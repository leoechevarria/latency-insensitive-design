==> flow/design.v <==
package axis_pkg;
    typedef struct packed {
        integer unsigned TDATA_BYTES;
        integer unsigned TID_WIDTH;
        integer unsigned TDEST_WIDTH;
        integer unsigned TUSER_WIDTH;
    } axis_parameters_t;
    localparam axis_parameters_t AXIS_PARAMETERS_DEFAULT = {
        32'd4,  
        32'd8,  
        32'd8,  
        32'd8   
    };
endpackage
module skid_buffer_core
#(
    parameter integer unsigned  NB_DATA = 32
)
(
    input  logic                i_clk,
    input  logic                i_rst_n,
    output logic                o_ready,
    input  logic                i_valid,
    input  logic [NB_DATA-1:0]  i_data,
    input  logic                i_ready,
    output logic                o_valid,
    output logic [NB_DATA-1:0]  o_data
);
    logic valid_d = 1'b0;
    logic [NB_DATA-1:0] aux_data = '0;
    always_ff @(posedge i_clk) begin
        if (~o_valid | i_ready) begin
            o_data <= o_ready ? i_data : aux_data;
        end
    end
    always_ff @(posedge i_clk) begin
        if (!i_rst_n) begin
            o_valid <= 1'b0;
        end else begin
            if (~o_ready | i_valid) begin
                o_valid <= 1'b1;
            end else if (i_ready) begin
                o_valid <= 1'b0;
            end
        end
    end
    always_ff @(posedge i_clk) begin
        if (o_ready) begin
            aux_data <= i_data;
        end
    end
    always_ff @(posedge i_clk) begin
        if (!i_rst_n) begin
            o_ready <= 1'b1;
        end else begin
            if (~o_valid | i_ready) begin
                o_ready <= 1'b1;
            end else if (i_valid) begin
                o_ready <= 1'b0;
            end
        end
    end
endmodule
# [Tool chain data of skid_buffer_core]
# What the tools print for skid_buffer_core, step after step.
# Line numbers count from 1 in the design file above.
# Operators carry their Yosys type and port widths (W data, S select, Z words).
# Library cell names are shortened.
# A cell with -- has no value.
[setup] top_module="skid_buffer_core" clock_port="i_clk" lib="sky130hd" corner="tt_025C_1v80"

# [Word-level counts]
# Counts by Yosys on the flattened word-level netlist (proc, flatten, opt, wreduce; memories kept). Register bits leave out memories and registers merged into their read ports (data or address). Print and check cells are left out. Cells with the same type and inputs are merged into one.
[bits] reg_bits=66 elab_cells=14 output_inout_bits=34 input_bits=36
[classes] bitwise=5 muxes=3 reduce_and_logical=2
[op_table] op="$mux W32" count=1
[op_table] op="$not A1 Y1" count=3
[op_table] op="$or A1 B1 Y1" count=2
[op_table] op="$reduce_bool A2 Y1" count=1
[op_table] op="$reduce_or A2 Y1" count=1
[op_table] op="$mux W1" count=2

# [Longest topological paths]
# Depth = most cells in a row (Yosys ltp): at word level without a register or memory, in the mapped netlist without a sequential cell, where the memories' decode and read muxes count.
[logic_depth] ltp_word=3 abc_area=0 mapped_depth=3 mapped_depth_nobuf=2

# [Netlist]
# Yosys stat after the flow's synthesis: flattened, memories mapped to cells. It holds for the ABC_AREA given above (unset counts as 0); a run with the other value may have another netlist.
# The area totals of this step are shown rounded.
[synth_totals] synth_area_um2=2083 cell_count=106 buffers=4 ffs=66 seq_area_um2=1642
[by_type] type="edfxtp_1" count=32 area_total_um2=960.922
[by_type] type="dfxtp_1" count=34 area_total_um2=680.653
[by_type] type="mux2_2" count=29 area_total_um2=326.563
[by_type] type="buf_6" count=4 area_total_um2=45.043
[by_type] type="mux2_1" count=3 area_total_um2=33.782
[by_type] type="nor2b_4" count=1 area_total_um2=13.763
[by_type] type="or3b_1" count=1 area_total_um2=8.758
[by_type] type="a21boi_0" count=1 area_total_um2=7.507
[by_type] type="nand2b_1" count=1 area_total_um2=6.256

# [Path before layout]
# OpenSTA on the mapped netlist: ideal clock, no wires. The path of least setup slack (recovery checks aside). Input and output delay are each 20% of the period. Register names are those of the netlist, which keeps one name where synthesis merged equal registers.
[synth_timing] path_kind="input-to-reg" start="input i_ready" end="register o_ready" required_ns=1.461 launch_ns=0.318 clock_period_ns=1.59 setup_time_ns=0.129 path_slack_ns=-0.070 n_path_buf=0 path_delay_ns=1.342 path_stages=2 input_delay_ns=0.318 t_arrival_ns=1.531 period_less_setup_slack_ns=1.66
# "path_delay_ns" is the arrival time less input delay plus setup time.
# "path_stages": output pins that drive a net of the path, with the launching flip-flop's if there is one; two outputs of one cell count as two.
# "period_less_setup_slack_ns" is the clock period less the worst setup slack; recovery checks do not enter. This is arithmetic on one report: input and output delays are still those of the set period (20% each).
# The rows between start and end are the longest chain of elaborated cells between them; the timing report does not say that the signal goes this way. Where chains are equally long, one stands for them.
# A line is the first line of the expression or statement that the cell stems from. Yosys adds cells for indexed reads and writes and turns some case tables into memories.
# At most two assigning lines are given for a register; there are more.
[synth_via] path_cell_list="nand2b_1 or3b_1" elab_chain_len=2 cells_between=2 classes_between="logic (1); reduce/logical (1)"
[synth_rtl] item="start: declaration" line=25 source="input  logic                i_ready,"
[synth_rtl] item="$or A1 B1 Y1" line=56 source="if (~o_valid | i_ready) begin"
[synth_rtl] item="$reduce_or A2 Y1"
[synth_rtl] item="end: assignment" line=54 source="o_ready <= 1'b1;"
[synth_rtl] item="end: assignment" line=57 source="o_ready <= 1'b1;"
[synth_rtl] item="end: declaration" line=22 source="output logic                o_ready,"

# [Path in the finished layout]
# Path of least setup slack in the final report of flow run 1 (OpenROAD, finished layout, wires in). Where an end is a register, its clock arrival counts in the times.
[layout_timing] path_kind="reg-to-output" start="register o_data[18]" end="output o_data[18]" path_stages=2 output_delay_ns=0.31 t_arrival_ns=0.92 launch_ns=0.32 path_slack_ns=0.32 n_path_buf=1 clock_period_ns=1.56 required_ns=1.25
[layout_via] path_cell_list="edfxtp_1 clkdlybuf4s15_1" elab_chain_len=0 cells_between=0 lines_between=0
[layout_rtl] item="start: declaration" line=27 source="output logic [NB_DATA-1:0]  o_data"
[layout_rtl] item="start: assignment" line=33 source="o_data <= o_ready ? i_data : aux_data;"
[layout_rtl] item="end: declaration" line=27

Subject: skid_buffer_core on sky130hd, stored results

Hello all,

Module skid_buffer_core, platform sky130hd: 2 stored runs of the flow (Yosys, OpenROAD) with differing settings, in no particular order. Input and output delays are each 20% of the period that was set; the output load is 0.01 pF.
By "worst_setup_path_time_ns" is meant the share of the clock period that the worst setup path is allowed (20% is reserved at inputs, 20% at outputs), minus its slack. Clock arrival times at its registers enter into it.
Measured values are rounded.

[flow] flow run 1: files
==> flow/run.sh <==
#!/bin/bash
# the make line also repeats the synthesis and layout settings of config.mk as NAME=value (left out here)
make -C /OpenROAD-flow-scripts/flow DESIGN_CONFIG=/design/flow/config.mk WORK_HOME=/design/flow/orfs CLKGATE_MAP_FILE= finish
==> flow/config.mk <==
export PLATFORM = sky130hd
export DESIGN_NAME = skid_buffer_core
export DESIGN_NICKNAME = skid_buffer_core
export VERILOG_FILES = /design/flow/design.v
export SDC_FILE = /design/flow/constraint.sdc
export NUM_CORES = 4
export LEC_CHECK = 0
export CAP_MARGIN = 20
export CELL_PAD_IN_SITES_DETAIL_PLACEMENT = 2
export CORE_MARGIN = 2
export CORE_UTILIZATION = 18
export CTS_CLUSTER_DIAMETER = 323
export GPL_ROUTABILITY_DRIVEN = 1
export GPL_TIMING_DRIVEN = 1
export MAX_ROUTING_LAYER = met5
export MIN_ROUTING_LAYER = met2
export PLACE_DENSITY_LB_ADDON = 0.03
export SETUP_SLACK_MARGIN = 0.33
export SLEW_MARGIN = 35
export TNS_END_PERCENT = 45
==> flow/constraint.sdc <==
create_clock -name core_clock -period 1.56 [get_ports {i_clk}]
set_input_delay 0.3120 -clock core_clock [delete_from_list [all_inputs] [get_ports {i_clk}]]
set_output_delay 0.3120 -clock core_clock [all_outputs]
set_load 0.01 [all_outputs]

[flow] flow run 1: metrics
[metrics] yosys.chip_area_um2 = 2083
[metrics] dieArea_um2 = 12450
[metrics] layout_stdcell_area_um2 = 3159
[metrics] finish.utilization_pct = 27.8
[metrics] worst_setup_slack_ns = 0.325
[metrics] tns_setup_ns = 0.000
[metrics] worst_setup_path_time_ns = 0.92
[metrics] worstPathKind = reg-to-output

[flow] flow run 2: files
==> flow/run.sh <==
#!/bin/bash
# the make line also repeats the synthesis and layout settings of config.mk as NAME=value (left out here)
make -C /OpenROAD-flow-scripts/flow DESIGN_CONFIG=/design/flow/config.mk WORK_HOME=/design/flow/orfs CLKGATE_MAP_FILE= finish
==> flow/config.mk <==
export PLATFORM = sky130hd
export DESIGN_NAME = skid_buffer_core
export DESIGN_NICKNAME = skid_buffer_core
export VERILOG_FILES = /design/flow/design.v
export SDC_FILE = /design/flow/constraint.sdc
export NUM_CORES = 4
export LEC_CHECK = 0
export CAP_MARGIN = 25
export CORE_MARGIN = 8
export CORE_UTILIZATION = 72
export GPL_ROUTABILITY_DRIVEN = 1
export MAX_ROUTING_LAYER = met4
export SETUP_SLACK_MARGIN = 0.31
export SLEW_MARGIN = 20
==> flow/constraint.sdc <==
create_clock -name core_clock -period 2.49 [get_ports {i_clk}]
set_input_delay 0.4980 -clock core_clock [delete_from_list [all_inputs] [get_ports {i_clk}]]
set_output_delay 0.4980 -clock core_clock [all_outputs]
set_load 0.01 [all_outputs]

[flow] flow run 2: no final report: placement broke off with GPL-0301

Thanks
